==> flow/design.v <==
module running_light (
    input Clk,               
    input Rst,               
    input [1:0] light_mode,  
    output reg [25:0] led         
);
    parameter M1_CLK_NEEDED = 4'd2;  
    parameter M2_CLK_NEEDED = 4'd8;  
    parameter M3_CLK_NEEDED = 4'd4;  
    parameter M4_CLK_NEEDED = 4'd1;  
    reg [3:0] clock_counter;   
    reg [3:0] fill_step;       
    reg [2:0] sym_step;        
    reg [1:0] mode_record;     
    reg [7:0] lfsr_reg;        
    reg m1_toggle;             
    always @(posedge Clk or posedge Rst) begin
        if (Rst) 
            lfsr_reg <= 8'hcc;  
        else 
            lfsr_reg <= {lfsr_reg[6:0], lfsr_reg[7] ^ lfsr_reg[5] ^ lfsr_reg[4] ^ lfsr_reg[3]};
    end
    always @(posedge Clk or posedge Rst) begin
        if (Rst) begin
            led <= 26'b0;    
            fill_step <= 0;  
            sym_step <= 0;   
            mode_record <= 2'b00;    
            clock_counter <= 4'd1;   
            m1_toggle <= 0;  
        end else begin
            if (light_mode != mode_record) begin
                led <= 26'b0;
                fill_step <= 0;
                sym_step <= 0;
                mode_record <= light_mode;
                clock_counter <= 4'd1;
            end else begin
                case (light_mode)
                    2'b00: begin
                        if (clock_counter >= M1_CLK_NEEDED) begin
                            led[25:8] <= 18'b0;
                            m1_toggle <= ~m1_toggle;
                            led[7:0]  <= (m1_toggle) ? 8'b10101010 : 8'b01010101;
                            clock_counter <= 1;
                        end else begin
                            clock_counter <= clock_counter + 1;
                        end
                    end
                    2'b01: begin
                        if (clock_counter >= M2_CLK_NEEDED) begin
                            led[25:8] <= 18'b0;
                            if (fill_step < 8)
                                led[fill_step] <= 1'b1;      
                            else
                                led[fill_step - 8] <= 1'b0;  
                            fill_step <= fill_step + 1;      
                            clock_counter <= 1;
                        end else begin
                            clock_counter <= clock_counter + 1;
                        end
                    end
                    2'b10: begin
                        if (clock_counter >= M3_CLK_NEEDED) begin
                            led[25:8] <= 18'b0;
                            if (sym_step < 4) begin
                                led[sym_step]     <= 1'b1;  
                                led[7 - sym_step] <= 1'b1;
                            end else begin
                                led[sym_step - 4]     <= 1'b0;  
                                led[7 - (sym_step - 4)] <= 1'b0;
                            end
                            sym_step <= sym_step + 1;  
                            clock_counter <= 1;   
                        end else begin
                            clock_counter <= clock_counter + 1;
                        end
                    end
                    2'b11: begin
                        if (clock_counter >= M4_CLK_NEEDED) begin
                            led[lfsr_reg % 26] <= ~led[lfsr_reg % 26];  
                        end
                        clock_counter <= 1;   
                    end
                    default: led <= 26'b0;
                endcase
            end
        end
    end
endmodule
[Tool chain data of running_light]
What the tools print for running_light, step after step.
Line numbers count from 1 in the design file above.
Operators: Yosys type, input widths -> output width; for muxes data width and select width s.
A cell with - has no value.
Design
  top module: running_light
  clock port: Clk
  library: sky130hd
  timing corner: tt_025C_1v80

[Word-level counts]
Source: Yosys, flattened and elaborated, memories not mapped. Widths are those after wreduce. Registers that Yosys merges into a memory's read port (data or address) are not register bits. Print and check cells do not count. Equal cells are merged and count once.
Storage and ports
  register bits after elaboration: 48
  output and inout port bits: 26
  elaborated cells: 105
Operators by class
  add/sub/neg operators: 14
  divide/modulo/power cells: 1
  $lt $le $gt $ge: 6
  eq/ne operators: 8
  shift operators: 12
  multiplexer cells: 21
  bitwise gates (word level): 27
  reductions and logical operators: 9
Operator list (count)
  $shift 1x33->26 const A: 8
  $or 26x26->26: 7
  $not 26->26: 7
  $neg 32->33: 5
  $mod 8x5->32 const B: 1
  $mux 26: 6
  $and 8x26->26: 4
  $pmux 26 s4: 1
  $and 26x26->26: 3
  $shift 1x33->26: 1
  $shiftx 26x32->1: 1
  $mux 4: 7
  $shift 1x4->26 const A: 1
  $shift 1x5->26 const A: 1
  $mux 18: 1
  $pmux 4 s4: 1
  $mux 8: 2
  $ne 3x3->1 const B: 4
  $mux 3: 3
  $reduce_bool 2->1: 4
  $add 4x1->4 const B: 2
  $sub 4x4->5 const A: 1
  $sub 4x4->5 const B: 1
  $neg 4->5: 1
  $eq 2x2->1 const B: 2
  $reduce_and 2->1: 2
  $sub 3x3->4 const A: 1
  $sub 3x3->4 const B: 1
Not listed: further kinds 15, cells in them 19.

[Longest topological paths]
Yosys ltp: most cells in a row. Word level: on the elaborated netlist, between registers, memories and ports. Mapped: between sequential cells and ports; inverters and the memories' decode and read muxes count.
Logic depth
  word-level depth: 12
  ABC_AREA: 0
  mapped depth: 22

[Netlist]
Source: synth_stat.txt of the flow (Yosys; design flattened, memories mapped). It holds for the ABC_AREA given above (unset counts as 0); a run with the other value may have another netlist.
Synthesis totals
  mapped cells: 667
  synthesis area: 0.0051224 mm^2
  area of sequential cells: 0.0012074 mm^2
  flip-flops: 48
Cell types (count)
  sky130_fd_sc_hd__dfrtp_1: 43
  sky130_fd_sc_hd__ha_1: 23
  sky130_fd_sc_hd__nor2_1: 67
  sky130_fd_sc_hd__o21ai_0: 42
  sky130_fd_sc_hd__mux2i_1: 20
  sky130_fd_sc_hd__nand2_1: 51
  sky130_fd_sc_hd__nand3_1: 38
  sky130_fd_sc_hd__a21oi_1: 35
  sky130_fd_sc_hd__nor3_1: 31
  sky130_fd_sc_hd__dfstp_2: 5
  sky130_fd_sc_hd__a31oi_1: 18
  sky130_fd_sc_hd__o211ai_1: 14
  sky130_fd_sc_hd__clkbuf_1: 27
  sky130_fd_sc_hd__xnor2_1: 10
  sky130_fd_sc_hd__inv_1: 22
  sky130_fd_sc_hd__nor2b_1: 11
  sky130_fd_sc_hd__buf_2: 13
  sky130_fd_sc_hd__o22ai_1: 10
Not listed: further types 68, cells in them 187.

[Timing after synthesis]
Source: OpenSTA report_checks on the synthesized netlist (no wires, ideal clock, input and output delay 20% of the period each), path of least setup slack; recovery checks are left aside. Register names are those of the netlist, which keeps one name where synthesis merged equal registers.
Timing path after synthesis
  path type: register to register
  from: reg lfsr_reg[4]
  to: reg led[5]
  clock period: 6530 ps
  time at the first pin: 0 ps
  arrival: 4719 ps
  path slack: 1685 ps
  path delay: 4845 ps
  driving pins on the path: 22
  path buffers: 5
  synthesis period reached: 4845 ps
"path delay" is the arrival time less input delay plus setup time.
"driving pins on the path": output pins that drive a net of the path, with the launching flip-flop's if there is one; two outputs of one cell count as two.
"synthesis period reached" is the clock period less the worst setup slack; recovery checks do not enter. This is arithmetic on one report: input and output delays are still those of the set period (20% each).
Between the ends stands the longest chain of elaborated cells between them, by number of cells; it is not shown to be the way that was timed. Of several equally long chains one is given.
Each line given opens the expression or statement behind the cell; cells for indexed reads and writes are added by Yosys, which also makes memories of some case tables.
At most two assigning lines are given for a register; there are more.
Where a signal picks the word or bit written, the line may be left out of the assigning lines.
Between the ends, after synthesis
  cells stage by stage: sky130_fd_sc_hd__dfrtp_1 sky130_fd_sc_hd__buf_4 sky130_fd_sc_hd__buf_4 sky130_fd_sc_hd__or2_2 sky130_fd_sc_hd__and2_1 sky130_fd_sc_hd__ha_1 sky130_fd_sc_hd__nand4b_1 sky130_fd_sc_hd__o22ai_2 sky130_fd_sc_hd__buf_4 sky130_fd_sc_hd__nor2_4 sky130_fd_sc_hd__o41a_4 sky130_fd_sc_hd__a211o_1 sky130_fd_sc_hd__buf_2 sky130_fd_sc_hd__o21ai_0 sky130_fd_sc_hd__nand2_1 sky130_fd_sc_hd__ha_1 sky130_fd_sc_hd__buf_2 sky130_fd_sc_hd__xnor2_1 sky130_fd_sc_hd__nand2_1 sky130_fd_sc_hd__nor3_1 sky130_fd_sc_hd__o21ai_0 sky130_fd_sc_hd__a221o_1
  length of the longest elaborated chain: 9
  elaborated cells on any way between the ends: 12
  source lines of those cells: 4
  those cells by class: 1 x add/sub; 1 x div; 3 x shift; 3 x mux; 4 x logic
RTL lines, path after synthesis
  from (decl): RTL line 15  | reg [7:0] lfsr_reg;
  from (assign): RTL line 19  | lfsr_reg <= 8'hcc;
  from (assign): RTL line 21  | lfsr_reg <= {lfsr_reg[6:0], lfsr_reg[7] ^ lfsr_reg[5] ^ lfsr_reg[4] ^ lfsr_reg[3]};
  $mod 8x5->32: RTL line 81  | led[lfsr_reg % 26] <= ~led[lfsr_reg % 26];
  $neg 32->33: RTL line 81
  $shift 1x33->26: RTL line 81
  $not 26->26: RTL line 81
  $and 26x26->26: RTL line 81
  $or 26x26->26: RTL line 81
  $mux 26: RTL line 80  | if (clock_counter >= M4_CLK_NEEDED) begin
  $pmux 26 s4: RTL line 39  | case (light_mode)
  $mux 26: RTL line 32  | if (light_mode != mode_record) begin
  to (assign): RTL line 33  | led <= 26'b0;
  to (assign): RTL line 44  | led[7:0]  <= (m1_toggle) ? 8'b10101010 : 8'b01010101;
  to (decl): RTL line 5  | output reg [25:0] led

[Worst path after layout]
Path of least setup slack in the final report of record 1 (OpenROAD, finished layout, wires in). Where an end is a register, its clock arrival counts in the times.
The report prints the path's times to 10 ps; the period is as set.
Timing path after layout
  path type: register to register
  from: reg lfsr_reg[4]
  to: reg led[21]
  clock period: 6650 ps
  time at the first pin: 280 ps
  arrival: 5910 ps
  path slack: 940 ps
  driving pins on the path: 17
  path buffers: 0
Between the ends stands the longest chain of elaborated cells between them, by number of cells; it is not shown to be the way that was timed. Of several equally long chains one is given.
At most two assigning lines are given for a register; there are more.
Where a signal picks the word or bit written, the line may be left out of the assigning lines.
Between the ends, after layout
  cells stage by stage: sky130_fd_sc_hd__dfrtp_1 sky130_fd_sc_hd__or2_2 sky130_fd_sc_hd__and2_1 sky130_fd_sc_hd__ha_1 sky130_fd_sc_hd__nand4b_1 sky130_fd_sc_hd__o22ai_2 sky130_fd_sc_hd__nor2_4 sky130_fd_sc_hd__o41ai_4 sky130_fd_sc_hd__a21oi_1 sky130_fd_sc_hd__o32ai_4 sky130_fd_sc_hd__nand3_1 sky130_fd_sc_hd__and2_1 sky130_fd_sc_hd__or4_1 sky130_fd_sc_hd__a31o_2 sky130_fd_sc_hd__nand2_4 sky130_fd_sc_hd__o21ai_1 sky130_fd_sc_hd__o31ai_1
  length of the longest elaborated chain: 9
  elaborated cells on any way between the ends: 12
  source lines of those cells: 4
  those cells by class: 1 x add/sub; 1 x div; 3 x shift; 3 x mux; 4 x logic
RTL lines, path after layout
  from (decl): RTL line 15  | reg [7:0] lfsr_reg;
  from (assign): RTL line 19  | lfsr_reg <= 8'hcc;
  from (assign): RTL line 21  | lfsr_reg <= {lfsr_reg[6:0], lfsr_reg[7] ^ lfsr_reg[5] ^ lfsr_reg[4] ^ lfsr_reg[3]};
  $mod 8x5->32: RTL line 81  | led[lfsr_reg % 26] <= ~led[lfsr_reg % 26];
  $neg 32->33: RTL line 81
  $shift 1x33->26: RTL line 81
  $not 26->26: RTL line 81
  $and 26x26->26: RTL line 81
  $or 26x26->26: RTL line 81
  $mux 26: RTL line 80  | if (clock_counter >= M4_CLK_NEEDED) begin
  $pmux 26 s4: RTL line 39  | case (light_mode)
  $mux 26: RTL line 32  | if (light_mode != mode_record) begin
  to (assign): RTL line 25  | led <= 26'b0;
  to (assign): RTL line 33  | led <= 26'b0;
  to (decl): RTL line 5  | output reg [25:0] led

Flow measurements of running_light on sky130hd: 2 stored runs with different settings, listed in no order. Input and output delays are each 20% of the period that was set; the output load is 0.01 pF.
"allowed time less slack (worst setup path)": the worst setup path's part of the clock period (all of it between registers, 20% less for each end at a port) less its slack. A launch clock that arrives late makes it longer, a capture clock that arrives late makes it shorter.
"allowed time less slack (worst setup path)" is known to 10 ps.

==> record 1: settings <==
{ "period_ns": 6.65, "CAP_MARGIN": 20, "CORE_MARGIN": 2, "CORE_UTILIZATION": 40, "SLEW_MARGIN": 20 }
==> record 1: results <==
total negative slack: 0 ps
standard-cell area of the final layout: 0.0056354 mm^2
worst hold slack: 471 ps
die footprint: 0.0137276 mm^2
worst slack on setup checks: 940 ps
allowed time less slack (worst setup path): 5710 ps
class of the worst setup path: register to register
netlist area reported by Yosys: 0.0051224 mm^2

==> record 2: settings <==
{ "period_ns": 4.43, "CORE_UTILIZATION": 24, "PLACE_DENSITY": 0.67, "CORE_MARGIN": 2, "CELL_PAD_IN_SITES_GLOBAL_PLACEMENT": 2, "TNS_END_PERCENT": 75, "CTS_CLUSTER_SIZE": 76, "CTS_CLUSTER_DIAMETER": 248, "CAP_MARGIN": 0, "SLEW_MARGIN": 15 }
==> record 2: results <==
total negative slack: 0 ps
standard-cell area of the final layout: 0.0067089 mm^2
worst hold slack: 494 ps
die footprint: 0.0225285 mm^2
worst slack on setup checks: 102 ps
allowed time less slack (worst setup path): 4330 ps
class of the worst setup path: register to register
netlist area reported by Yosys: 0.0051224 mm^2
